==> flow/design.v <==
module controller (
    input  clk, rst, s,
    input  AgtB, zi, zj,
    output reg EA, EB, WR, Li, Lj, Ei, Ej, Csel, Bout, done
);
    parameter S0      = 4'd0,
              S1      = 4'd1,
              S2      = 4'd2,
              S3      = 4'd3,
              S4      = 4'd4,
              S5      = 4'd5,
              S6      = 4'd6,
              S7      = 4'd7,
              S8      = 4'd8,
              DONE_ST = 4'd9;
    reg [3:0] current_state, next_state;
    always @(posedge clk or posedge rst) begin
        if (rst) 
            current_state <= S0;
        else 
            current_state <= next_state;
    end
    always @(*) begin
        next_state = current_state;
        case (current_state)
            S0: if (s) next_state = S1;
            S1: next_state = S2;
            S2: next_state = S3;
            S3: next_state = (AgtB) ? S4 : S6;
            S4: next_state = S5;
            S5: next_state = S6;
            S6: begin
                if (zj) 
                    next_state = (zi) ? DONE_ST : S8;
                else 
                    next_state = S7;
            end
            S7: next_state = S2;
            S8: next_state = S1;
            DONE_ST: if (~s) next_state = S0;
        endcase
    end
    always @(*) begin
        EA   = 1'b0;
        EB   = 1'b0;
        WR   = 1'b0;
        Li   = 1'b0;
        Lj   = 1'b0;
        Ei   = 1'b0;
        Ej   = 1'b0;
        Csel = 1'b0;
        Bout = 1'b0;
        done = 1'b0;
        case (current_state)
            S0: begin
                Li = 1'b1;
                Ei = 1'b0;
            end
            S1: begin
                EA   = 1'b1;
                Csel = 1'b0;
                Lj = 1'b1;
                Ej = 1'b0;
            end
            S2: begin
                EB   = 1'b1;
                Csel = 1'b1;
            end
            S3: begin
            end
            S4: begin
                WR   = 1'b1;
                Bout = 1'b1;    
                Csel = 1'b0;    
            end
            S5: begin
                WR   = 1'b1;
                Bout = 1'b0;    
                Csel = 1'b1;    
            end
            S6: begin
                EA   = 1'b1;
                Csel = 1'b0;
            end
            S7: begin
                Ej = 1'b1;
            end
            S8: begin
                Ei = 1'b1;
            end
            DONE_ST: begin
                done = 1'b1;
            end
        endcase
    end
endmodule
module datapath (
    input        clk, rst,
    input        EA, EB, WR, Li, Lj, Ei, Ej, Csel, Bout,
    output       AgtB, zi, zj,
    output [2:0] Addr,
    input  [7:0] Din,
    output [7:0] Dout
);
    reg [7:0] A, B;
    reg [2:0] i, j;
    wire [2:0] next_i, next_j;
    assign Addr = (Csel == 1'b0) ? i : j;
    assign Dout = (Bout == 1'b1) ? B : A;
    always @(posedge clk or posedge rst) begin
        if (rst) 
            A <= 8'b0;
        else if (EA) 
            A <= Din;
    end
    always @(posedge clk or posedge rst) begin
        if (rst) 
            B <= 8'b0;
        else if (EB) 
            B <= Din;
    end
    always @(posedge clk or posedge rst) begin
        if (rst) 
            i <= 3'b0;
        else if (Li) 
            i <= 3'b0;
        else if (Ei) 
            i <= next_i;
    end
    assign next_i = i + 1;
    always @(posedge clk or posedge rst) begin
        if (rst) 
            j <= 3'b0;
        else if (Lj) 
            j <= i + 1;  
        else if (Ej) 
            j <= next_j;
    end
    assign next_j = j + 1;
    assign AgtB = (A > B);
    assign zi = (i == 3'd6);  
    assign zj = (j == 3'd7);  
endmodule
module sorter_top (
    input  clk, rst, s,
    output done
);
    wire EA, EB, WR, Li, Lj, Ei, Ej, Csel, Bout;
    wire AgtB, zi, zj;
    wire [2:0] Addr;
    wire [7:0] mem_din;
    wire  [7:0] mem_dout;
    reg [7:0] memory [0:7];
    initial begin
        memory[0] = 8'd90;
        memory[1] = 8'd25;
        memory[2] = 8'd60;
        memory[3] = 8'd15;
        memory[4] = 8'd30;
        memory[5] = 8'd75;
        memory[6] = 8'd45;
        memory[7] = 8'd10;
    end
    always @(posedge clk) begin
        if (WR) begin
            memory[Addr] <= mem_din;
        end
    end
    assign  mem_dout = memory[Addr];    
    datapath dp (
        .clk(clk),
        .rst(rst),
        .EA(EA),
        .EB(EB),
        .WR(WR),
        .Li(Li),
        .Lj(Lj),
        .Ei(Ei),
        .Ej(Ej),
        .Csel(Csel),
        .Bout(Bout),
        .AgtB(AgtB),
        .zi(zi),
        .zj(zj),
        .Addr(Addr),
        .Din(mem_dout),
        .Dout(mem_din)
    );
    controller ctrl (
        .clk(clk),
        .rst(rst),
        .s(s),
        .AgtB(AgtB),
        .zi(zi),
        .zj(zj),
        .EA(EA),
        .EB(EB),
        .WR(WR),
        .Li(Li),
        .Lj(Lj),
        .Ei(Ei),
        .Ej(Ej),
        .Csel(Csel),
        .Bout(Bout),
        .done(done)
    );
endmodule
Tool chain data of sorter_top. What the tools print for sorter_top, step after step. Line numbers count from 1 in the design file above. A cell with -- has no value.

Design top: sorter_top. Clock port: clk. Standard-cell library: sky130hd. Library corner: tt_025C_1v80.

Word level. Source: Yosys, flattened and elaborated, memories not mapped. Widths are those after wreduce. Registers that Yosys merges into a memory's read port (data or address) are not register bits. Print and check cells do not count. Equal cells are merged and count once. Memory sizes are those after Yosys's memory passes, which may raise the word count (mostly to a power of two), join words into wider ones and drop unused or constant bits.

Register bits: 26. For bits in writable memories the number is 64. The entry for memory bits (read-only) reads 160. The entry for memories reads 2.

Memories: (name not given) (depth 16, bits a word 10, rd ports 1, write ports 0, line 54) `case (current_state)`; memory (depth 8, bits a word 8, rd ports 1, write ports 1, line 153) `reg [7:0] memory [0:7];`.

Add/sub/neg operators: 2. For $lt $le $gt $ge the number is 1. Under equal/unequal tests stands 13. The figure for mux-type cells is 15. For reductions and logical operators the number is 6.

Operator list (number): 4-bit case mux with 9-bit select (1); 3-bit two-way mux (6); 4-bit by 3-bit equality test with 1-bit output with constant B (4); 8-bit two-way mux (2); 4-bit two-way mux (3); 9-bit nonzero test (1); 4-bit by 2-bit equality test with 1-bit output with constant B (2); 4-bit equality test with constant B (2); 8-bit > comparator (1); 3-bit by 1-bit adder with 3-bit output with constant B (2); 3-bit equality test with constant B (2); 2-bit inequality test with constant B (2); 2-bit nonzero test (2); 4-bit by 1-bit equality test with 1-bit output with constant B (1); 4-bit logical NOT (1); 3-bit AND reduction (1); 2-bit OR reduction (1); 2-bit two-way mux (1); 1-bit two-way mux (2).

Longest topological paths. Yosys ltp: most cells in a row. Word level: on the elaborated netlist, between registers, memories and ports. Mapped: between sequential cells and ports; inverters and the memories' decode and read muxes count.

Under depth after elaboration stands 4. The figure for ABC_AREA is 1. Under gate-level depth with buffers stands 12.

Mapped cells and area. Source: synth_stat.txt of the flow (Yosys; design flattened, memories mapped). It holds for the ABC_AREA given above (unset counts as 0); a run with the other value may have another netlist.

Cell types: sky130_fd_sc_hd__edfxtp_1 (number 64, area in all 1.92E+03 um^2); sky130_fd_sc_hd__dfrtp_1 (number 26, area in all 650.624 um^2); sky130_fd_sc_hd__nand2_1 (number 149, area in all 559.286 um^2); sky130_fd_sc_hd__inv_1 (number 95, area in all 356.592 um^2); sky130_fd_sc_hd__nand3_1 (number 39, area in all 195.187 um^2); sky130_fd_sc_hd__ha_1 (number 12, area in all 150.144 um^2); sky130_fd_sc_hd__o21ai_0 (number 19, area in all 95.091 um^2); sky130_fd_sc_hd__o21ai_1 (number 16, area in all 80.077 um^2); sky130_fd_sc_hd__nor2_1 (number 19, area in all 71.318 um^2); sky130_fd_sc_hd__buf_4 (number 6, area in all 45.043 um^2); sky130_fd_sc_hd__nand2_2 (number 5, area in all 31.28 um^2); sky130_fd_sc_hd__a21oi_1 (number 5, area in all 25.024 um^2); sky130_fd_sc_hd__nor2_4 (number 2, area in all 22.522 um^2); sky130_fd_sc_hd__nor3_1 (number 4, area in all 20.019 um^2); sky130_fd_sc_hd__nor2_2 (number 3, area in all 18.768 um^2); sky130_fd_sc_hd__o211ai_1 (number 2, area in all 15.014 um^2); sky130_fd_sc_hd__o22ai_1 (number 2, area in all 12.512 um^2); sky130_fd_sc_hd__nand2_4 (number 1, area in all 11.261 um^2).

Other cell types: 10; their cells: 10.

The figure for cell count is 479. For mapped area the number is 0.0043517 mm^2. The entry for mapped flip-flops reads 90. For buffers the number is 8.

Worst setup path after synthesis. Source: OpenSTA report_checks on the synthesized netlist (no wires, ideal clock, input and output delay 20% of the period each), path of least setup slack; recovery checks are left aside. Register names are those of the netlist, which keeps one name where synthesis merged equal registers.

Kind: register to register. Start point: reg ctrl.current_state[0]. End point: mem memory[2][0]. The figure for clock period is 3920 ps. The entry for library setup time reads 370 ps. The entry for data arrival time reads 1655 ps. For required time the number is 3550 ps. The entry for setup slack reads 1895 ps. Delay of the path: 2025 ps. For stages the number is 10. Under path buffers stands 0. The entry for synthesis period reached reads 2025 ps.

"delay of the path" = arrival - input delay + setup time. "stages": output pins that drive a net of the path, with the launching flip-flop's if there is one; two outputs of one cell count as two. "synthesis period reached" = period - worst setup slack (recovery checks aside). The figure is calculated, with input and output delays left at 20% of the set period. Between the ends stands the longest chain of elaborated cells between them, by number of cells; it is not shown to be the way that was timed. Of several equally long chains one is given. Each line given opens the expression or statement behind the cell; cells for indexed reads and writes are added by Yosys, which also makes memories of some case tables. The chain passes a memory read, where the word-level depth is cut; so it can be longer than that depth. Only ways into the end's enable, where the timed path ends, are counted here.

Cell sequence: sky130_fd_sc_hd__dfrtp_1 -> sky130_fd_sc_hd__inv_1 -> sky130_fd_sc_hd__nor2_1 -> sky130_fd_sc_hd__nand2_2 -> sky130_fd_sc_hd__nand2_4 -> sky130_fd_sc_hd__nand2_1 -> sky130_fd_sc_hd__nand2_1 -> sky130_fd_sc_hd__nor2_2 -> sky130_fd_sc_hd__inv_1 -> sky130_fd_sc_hd__nor2_1. The figure for cells in the longest elaborated chain is 3. Under elaborated cells between the ends (all ways) stands 4. The figure for RTL lines with such cells is 3. Classes of those cells: mux (3); memory (1).

Ends and longest elaborated chain, after synthesis: from (decl) (line 16) `reg [3:0] current_state, next_state;`; from (assign) (line 19) `current_state <= S0;`; from (assign) (line 21) `current_state <= next_state;`; memory 16 x 10 bit (line 54) `case (current_state)`; 3-bit two-way mux (line 108) `assign Addr = (Csel == 1'b0) ? i : j;`; 3-bit two-way mux (line 165) `if (WR) begin`; to (decl) (line 153) `reg [7:0] memory [0:7];`.

Path in the finished layout. From the final timing report of run 1: the path of least setup slack in the routed layout; clock arrival at registers is part of the times. The path's times are printed in steps of 10 ps; the period is the one set.

Kind: register to register. Start point: reg ctrl.current_state[1]. End point: mem memory[7][3]. The figure for clock period is 3860 ps. The entry for library setup time reads 360 ps. The entry for data arrival time reads 2550 ps. For required time the number is 3860 ps. The entry for setup slack reads 1310 ps. For stages the number is 9. Under path buffers stands 0.

Between the ends stands the longest chain of elaborated cells between them, by number of cells; it is not shown to be the way that was timed. Of several equally long chains one is given. The chain passes a memory read, where the word-level depth is cut; so it can be longer than that depth. Only ways into the end's enable, where the timed path ends, are counted here.

Cell sequence: sky130_fd_sc_hd__dfrtp_1 -> sky130_fd_sc_hd__inv_2 -> sky130_fd_sc_hd__nor2_2 -> sky130_fd_sc_hd__nand2_2 -> sky130_fd_sc_hd__nand3_1 -> sky130_fd_sc_hd__nand2_1 -> sky130_fd_sc_hd__nor2_2 -> sky130_fd_sc_hd__inv_1 -> sky130_fd_sc_hd__nor2_1. The figure for cells in the longest elaborated chain is 3. Under elaborated cells between the ends (all ways) stands 4. The figure for RTL lines with such cells is 3. Classes of those cells: mux (3); memory (1).

Ends and longest elaborated chain, after layout: from (decl) (line 16) `reg [3:0] current_state, next_state;`; from (assign) (line 19) `current_state <= S0;`; from (assign) (line 21) `current_state <= next_state;`; memory 16 x 10 bit (line 54) `case (current_state)`; 3-bit two-way mux (line 108) `assign Addr = (Csel == 1'b0) ? i : j;`; 3-bit two-way mux (line 165) `if (WR) begin`; to (decl) (line 153) `reg [7:0] memory [0:7];`.

Ticket comment

Flow measurements of sorter_top on sky130hd: 2 stored runs with different settings, listed in no order. Input and output delays are each 20% of the period that was set; the output load is 0.01 pF. "achieved clock period" = clock period - worst setup slack. The figure is calculated, with input and output delays left at 20% of the set period. "worst path time" = time allowed to the worst setup path (clock period - input delay - output delay, where it has them) - its slack; a late launch clock adds to it, a late capture clock takes from it. By "total power of the final layout" is meant OpenSTA's value without simulated activity: inputs other than the clock are taken to toggle once in ten clock periods, and the tool carries that through the logic. "worst path time" is given in steps of 10 ps.

Run 1 has these settings: period_ns 3.86; CORE_UTILIZATION 43; SETUP_SLACK_MARGIN 1.14; PLACE_DENSITY 0.4; TNS_END_PERCENT 25; ABC_AREA 1; CAP_MARGIN 20; CORE_MARGIN 2; SLEW_MARGIN 20. The final setup TNS reads 0 ps. The utilization after layout comes to 0.483. The netlist area reported by Yosys reads 0.0043517 mm^2. The die size is 0.0109412 mm^2. The measured worst path time is 2,550 ps. Worst setup path kind: register to register. The lowest hold slack stands at 485 ps. For the worst slack on setup checks the run shows 1,312 ps. The standard-cell area after routing comes to 0.0047433 mm^2. The achieved clock period stands at 2,548 ps. The total power of the final layout reads 1,654 µW.

Run 2 has these settings: period_ns 4.43; CORE_UTILIZATION 53; PLACE_DENSITY_LB_ADDON 0.21; CORE_ASPECT_RATIO 0.91; TNS_END_PERCENT 35; GPL_ROUTABILITY_DRIVEN 0; CAP_MARGIN 15; SLEW_MARGIN 10; MIN_ROUTING_LAYER met1; MAX_ROUTING_LAYER met4; CORE_MARGIN 2. The total power of the final layout reads 2,976 µW. The netlist area reported by Yosys reads 0.0042653 mm^2. The die size is 0.0087819 mm^2. For the worst slack on setup checks the run shows 860 ps. The measured worst path time is 3,570 ps. Worst setup path kind: register to register. The achieved clock period stands at 3,570 ps. The lowest hold slack stands at 502 ps. The final setup TNS reads 0 ps. The utilization after layout comes to 0.577. The standard-cell area after routing comes to 0.0045406 mm^2.
